==> flow/design.v <==
module cache(index,
             tag_in,
             word,
             data_in,
             write,
	     valid_in,
             clk, 
             data_out,
	     tag_out,
             valid_out,
             hit);
    	     input [3:0] index;			    
    	     input [10:0] tag_in; 		    
    	     input [7:0] data_in;    		    
	     input valid_in, write, word, clk;	    
	     output [10:0] tag_out;		    
    	     output [7:0] data_out;		    
    	     output valid_out, hit;		    
    	     wire [7:0] word0, word1;
	     assign match = (tag_in == tag_out);    
	     assign write_word0 = write & ~word;    
	     assign write_word1 = write & word;	    
	     assign write_tag = write;	  	    
	     assign write_valid = write;	    
    	     mem_cache #(8)  word_block0  (data_in,  index, word0, write_word0, clk);  
    	     mem_cache #(8)  word_block1  (data_in,  index, word1, write_word1, clk);  
	     mem_cache #(11) tag_block    (tag_in,   index, tag_out, write_tag, clk);  
	     mem_cache       valid_block  (valid_in, index, valid_b, write_valid, clk);  
	     assign hit = match;							 
    	     assign data_out = write ? 8'h00 : (word ? word1 : word0);			 
	     assign valid_out = ~write & valid_b;      	       				 
endmodule
module directMapped_cache(address,
			  data_in,
			  write,
			  clk,
			  data_out,
			  hit,
			  valid,tag);
			  input [15:0] address;  
			  input [7:0] data_in;   
			  input write, clk;      
			  output [7:0] data_out;  
			  output hit, valid;      
			  output [10:0] tag;      
			  wire [7:0] d_out;       
			  wire [10:0] tag_out;    
			  wire isHit, isValid;    
			  cache cache1(address[4:1], address[15:5], address[0], data_in, write, 1, clk, d_out, tag_out, isValid, isHit);
			  assign hit = isHit;  
			  assign valid = isValid;  
			  assign data_out = d_out;  
			  assign tag = tag_out;  
endmodule
module mem_cache(data_in,
                 address,
                 data_out,
                 write,
                 clk);
		 parameter Size = 1;
    		 input [Size - 1:0] data_in;  
    		 input [3:0] address;         
    		 input write;		      
		 input clk;		      
		 output [Size - 1:0] data_out;  
		reg [Size - 1:0] memory[0:15];
		assign data_out = write ? 0 : memory[address];  
		always @ (posedge clk) begin
		       if (write) memory[address] = data_in;
		end
endmodule
module two_way_cache(address, 
                     data_in, 
                     write, 
                     clk,
                     data_out,
                     hit
                     );
  		     input [15:0] address;  
  		     input [7:0] data_in;   
  		     input write, clk;      
		     output [7:0] data_out;  
		     output hit;  	     
  		     wire [10:0] tag0, tag1;  
  		     wire [7:0] data_out0, data_out1;  
		     wire valid0, valid1;  
		     wire hit0, hit1;
		     reg [10:0] fifo_array0[0:15];  
		     reg [10:0] fifo_array1[0:15];
		     directMapped_cache cache0(address, data_in, write, clk, data_out0, hit0, valid0, tag0);
		     directMapped_cache cache1(address, data_in, write, clk, data_out1, hit1, valid1, tag1);
		     assign select_0 = (address[15:5] == tag0) & valid0;
		     assign select_1 = (address[15:5] == tag1) & valid1;
		     assign hit = select_0 | select_1;
		     assign data_out = hit ? (select_0 ? data_out0 : data_out1) : 8'bzzzzzzzz;
endmodule
# Tool chain data of two_way_cache

What the tools print for two_way_cache, step after step.
Lines are those of the file above, counted from 1.
Operators carry their Yosys type and port widths (W data, S select, Z words).
Cell names lack the library's common part.
A cell with -- has no value.

Top module: two_way_cache
Clock input: clk
Cell library: sky130hd
Timing corner: tt_025C_1v80

# Elaborated design

Source: Yosys, flattened and elaborated, memories not mapped. Widths are those after wreduce; folded enables and synchronous resets count as part of the registers. Registers that Yosys merges into a memory's read port (data or address) are not register bits. Print and check cells do not count.
Memory sizes are those after Yosys's memory passes, which may raise the word count (mostly to a power of two), join words into wider ones and drop unused or constant bits.

Eq/ne operators: 2
Mux-type cells: 24
Bitwise logic cells: 9

Operators with widths:

| operator       | number |
| $mux W8        | 12 |
| $mux W11       | 3 |
| $eq A11 B11 Y1 | 2 |
| $mux W4        | 3 |
| $and A1 B1 Y1  | 6 |
| $mux W1        | 6 |
| $not A1 Y1     | 2 |
| $or A1 B1 Y1   | 1 |

Flip-flop bits (word level): 0
Bits in writable memories: 896
Memories kept: 8
Input port bits: 26
Output and inout port bits: 9
Cells after elaboration: 43

Memories:

| name                             | words | width | rd ports | write ports | line | RTL |
| cache0.cache1.tag_block.memory   | 16    | 11    | 1        | 1           | 66   | `reg [Size - 1:0] memory[0:15];` |
| cache1.cache1.tag_block.memory   | 16    | 11    | 1        | 1           | 66   |  |
| cache0.cache1.word_block0.memory | 16    | 8     | 1        | 1           | 66   |  |
| cache0.cache1.word_block1.memory | 16    | 8     | 1        | 1           | 66   |  |
| cache1.cache1.word_block0.memory | 16    | 8     | 1        | 1           | 66   |  |
| cache1.cache1.word_block1.memory | 16    | 8     | 1        | 1           | 66   |  |

Further memories, not shown: 2.

# Longest topological paths

Longest topological path by Yosys (ltp), each cell counted once; first at word level (registers and memories cut), then after technology mapping (sequential cells cut; the memories' decode and read muxes count).

Word-level depth: 7
ABC_AREA: 0
Gate-level depth with buffers: 10

# Synthesis result

Source: synth_stat.txt of the flow (Yosys; design flattened, memories mapped). It holds for the ABC_AREA given above (unset counts as 0); a run with the other value may have another netlist.

Cell types:

| cell type | number | total area (sq um) |
| edfxtp_1  | 432    | 1.3E+04 |
| mux4_2    | 112    | 2.52E+03 |
| dfxtp_1   | 32     | 640.614 |
| mux2i_1   | 19     | 190.182 |
| nor2_1    | 40     | 150.144 |
| mux4_1    | 5      | 131.376 |
| nor3_1    | 26     | 130.125 |
| nand2_1   | 34     | 127.622 |
| nand2b_1  | 18     | 112.608 |
| or2_2     | 18     | 112.608 |
| a21oi_1   | 18     | 90.086 |
| buf_2     | 17     | 85.082 |
| a22oi_1   | 8      | 60.058 |
| buf_6     | 5      | 56.304 |
| clkbuf_1  | 15     | 56.304 |
| buf_4     | 7      | 52.55 |
| a211oi_1  | 6      | 45.043 |
| or3_1     | 7      | 43.792 |

Other cell types: 34; their cells: 71.

Cells in the netlist: 890
Cell area after synthesis: 18091.1 sq um
Sequential area: 13613.1 sq um
Flip-flops: 464

The figures by module come from a second, unflattened synthesis with its own total; it is not the netlist above.

Cells (unflattened synthesis): 1962
Area total of the unflattened synthesis: 36561.3 sq um

Rows give one instance, submodules left out.

By module:

| module               | times used | cells | area (sq um) | seq. area (sq um) |
| mem_cache #(Size=8)  | 4          | 260   | 5069.9       | 3843.7 |
| mem_cache #(Size=11) | 2          | 347   | 6919.1       | 5285.1 |
| mem_cache            | 2          | 56    | 764.5        | 480.5 |
| cache                | 2          | 36    | 269.0        | 0.0 |
| two_way_cache        | 1          | 42    | 369.1        | 0.0 |
| directMapped_cache   | 2          | 1     | 3.8          | 0.0 |

# Path before layout

OpenSTA on the mapped netlist: ideal clock, no wires. The path of least setup slack (recovery checks aside). Input and output delay are each 20% of the period. Register names are those of the netlist, which keeps one name where synthesis merged equal registers.

Path kind: input to output
Start point: input address[2]
End point: output hit
Period: 3.19 ns
Input delay: 0.638 ns
Output delay: 0.638 ns
Time at the first pin: 0.638 ns
Arrival time: 2.519 ns
Required time: 2.552 ns
Setup slack: 0.033 ns
Path delay: 1.881 ns
Stages: 8
Buffers on the path: 2
Synthesis period reached: 3.157 ns

"path delay" = arrival - input delay + setup time.
A path that ends at an output port has no setup time.
"stages": output pins that drive a net of the path, with the launching flip-flop's if there is one; two outputs of one cell count as two.
"synthesis period reached" = period - worst setup slack (recovery checks aside). The figure is calculated, with input and output delays left at 20% of the set period.
The rows between start and end are the longest chain of elaborated cells between them; the timing report does not say that the signal goes this way. Where chains are equally long, one stands for them.
A line is the first line of the expression or statement that the cell stems from. Yosys adds cells for indexed reads and writes and turns some case tables into memories.
The chain passes a memory read, where the word-level depth is cut; so it can be longer than that depth.

Cells stage by stage: buf_6 buf_6 mux2i_1 nand2_1 a32o_1 or4_4 a2111oi_2 o2111a_1
Cells in the longest elaborated chain: 5
Elaborated cells between the ends (all ways): 15
Those cells by class: 2 x eq/ne; 4 x mux; 5 x logic; 4 x memory

RTL lines, path after synthesis:

| item               | line | RTL |
| start: declaration | 79   | `input [15:0] address;` |
| $mem_v2 Z16 W11    | 66   | `reg [Size - 1:0] memory[0:15];` |
| $mux W11           | 67   | `assign data_out = write ? 0 : memory[address];` |
| $eq A11 B11 Y1     | 92   | `assign select_0 = (address[15:5] == tag0) & valid0;` |
| $and A1 B1 Y1      | 92   |  |
| $or A1 B1 Y1       | 94   | `assign hit = select_0 \| select_1;` |
| end: declaration   | 83   | `output hit;` |

# Timing after layout

From the final timing report of job 2: the path of least setup slack in the routed layout; clock arrival at registers is part of the times.

Path kind: input to output
Start point: input address[1]
End point: output hit
Period: 3.47 ns
Input delay: 0.69 ns
Output delay: 0.69 ns
Time at the first pin: 0.69 ns
Arrival time: 2.85 ns
Required time: 2.78 ns
Setup slack: -0.07 ns
Stages: 10
Buffers on the path: 4

The rows between start and end are the longest chain of elaborated cells between them; the timing report does not say that the signal goes this way. Where chains are equally long, one stands for them.
The chain passes a memory read, where the word-level depth is cut; so it can be longer than that depth.

Cells stage by stage: buf_16 buf_4 and2_1 buf_4 a22o_1 nor4b_1 nor4b_2 a2111oi_4 o2111a_1 buf_2
Cells in the longest elaborated chain: 5
Elaborated cells between the ends (all ways): 15
Those cells by class: 2 x eq/ne; 4 x mux; 5 x logic; 4 x memory

RTL lines, path after layout:

| item               | line | RTL |
| start: declaration | 79   | `input [15:0] address;` |
| $mem_v2 Z16 W11    | 66   | `reg [Size - 1:0] memory[0:15];` |
| $mux W11           | 67   | `assign data_out = write ? 0 : memory[address];` |
| $eq A11 B11 Y1     | 92   | `assign select_0 = (address[15:5] == tag0) & valid0;` |
| $and A1 B1 Y1      | 92   |  |
| $or A1 B1 Y1       | 94   | `assign hit = select_0 \| select_1;` |
| end: declaration   | 83   | `output hit;` |

## Implementation results

Measured data: module two_way_cache, platform sky130hd, 2 stored runs of the flow under differing settings, order arbitrary. Input and output delays are each 20% of the period that was set; the output load is 0.01 pF.
By "period achieved" is meant the clock period of the run minus its worst setup slack. This is arithmetic on one report: input and output delays are still those of the set period (20% each).
"time of the worst setup path" is the time allowed to the run's worst setup path (the clock period less input and output delay, where it has them) less its slack. Clock arrival times count: a late capture clock shortens it, a late launch clock lengthens it.
By "total power of the final layout" is meant OpenSTA's value without simulated activity: inputs other than the clock are taken to toggle once in ten clock periods, and the tool carries that through the logic.
A setting shown as . is not set for that run.
Results: . = not shown.

| item                                           | job 1 | job 2           |
| period_ns                                      | 2.58  | 3.47            |
| CORE_UTILIZATION                               | 54    | 29              |
| PLACE_DENSITY_LB_ADDON                         | 0.05  | .               |
| CORE_ASPECT_RATIO                              | 0.96  | .               |
| CELL_PAD_IN_SITES_DETAIL_PLACEMENT             | 2     | .               |
| TNS_END_PERCENT                                | 30    | .               |
| ABC_AREA                                       | 1     | .               |
| CTS_CLUSTER_SIZE                               | 69    | .               |
| CAP_MARGIN                                     | 10    | 20              |
| CORE_MARGIN                                    | 2     | 2               |
| SLEW_MARGIN                                    | 20    | 20              |
| final worst hold slack (ns)                    | .     | 0.440           |
| total power of the final layout (mW)           | .     | 11.893          |
| setup slack of the worst path (ns)             | .     | -0.074          |
| standard-cell area of the final layout (sq um) | .     | 22142.5         |
| period achieved (ns)                           | .     | 3.544           |
| die size (sq um)                               | .     | 64396.7         |
| time of the worst setup path (ns)              | .     | 2.16            |
| kind of the worst setup path                   | .     | input to output |
| chip area after synthesis (Yosys) (sq um)      | .     | 18091.1         |
| total negative setup slack (ns)                | .     | -0.074          |
| post-route utilization                         | .     | 0.359           |

Job 1: incomplete, placement halted on DPL-0033
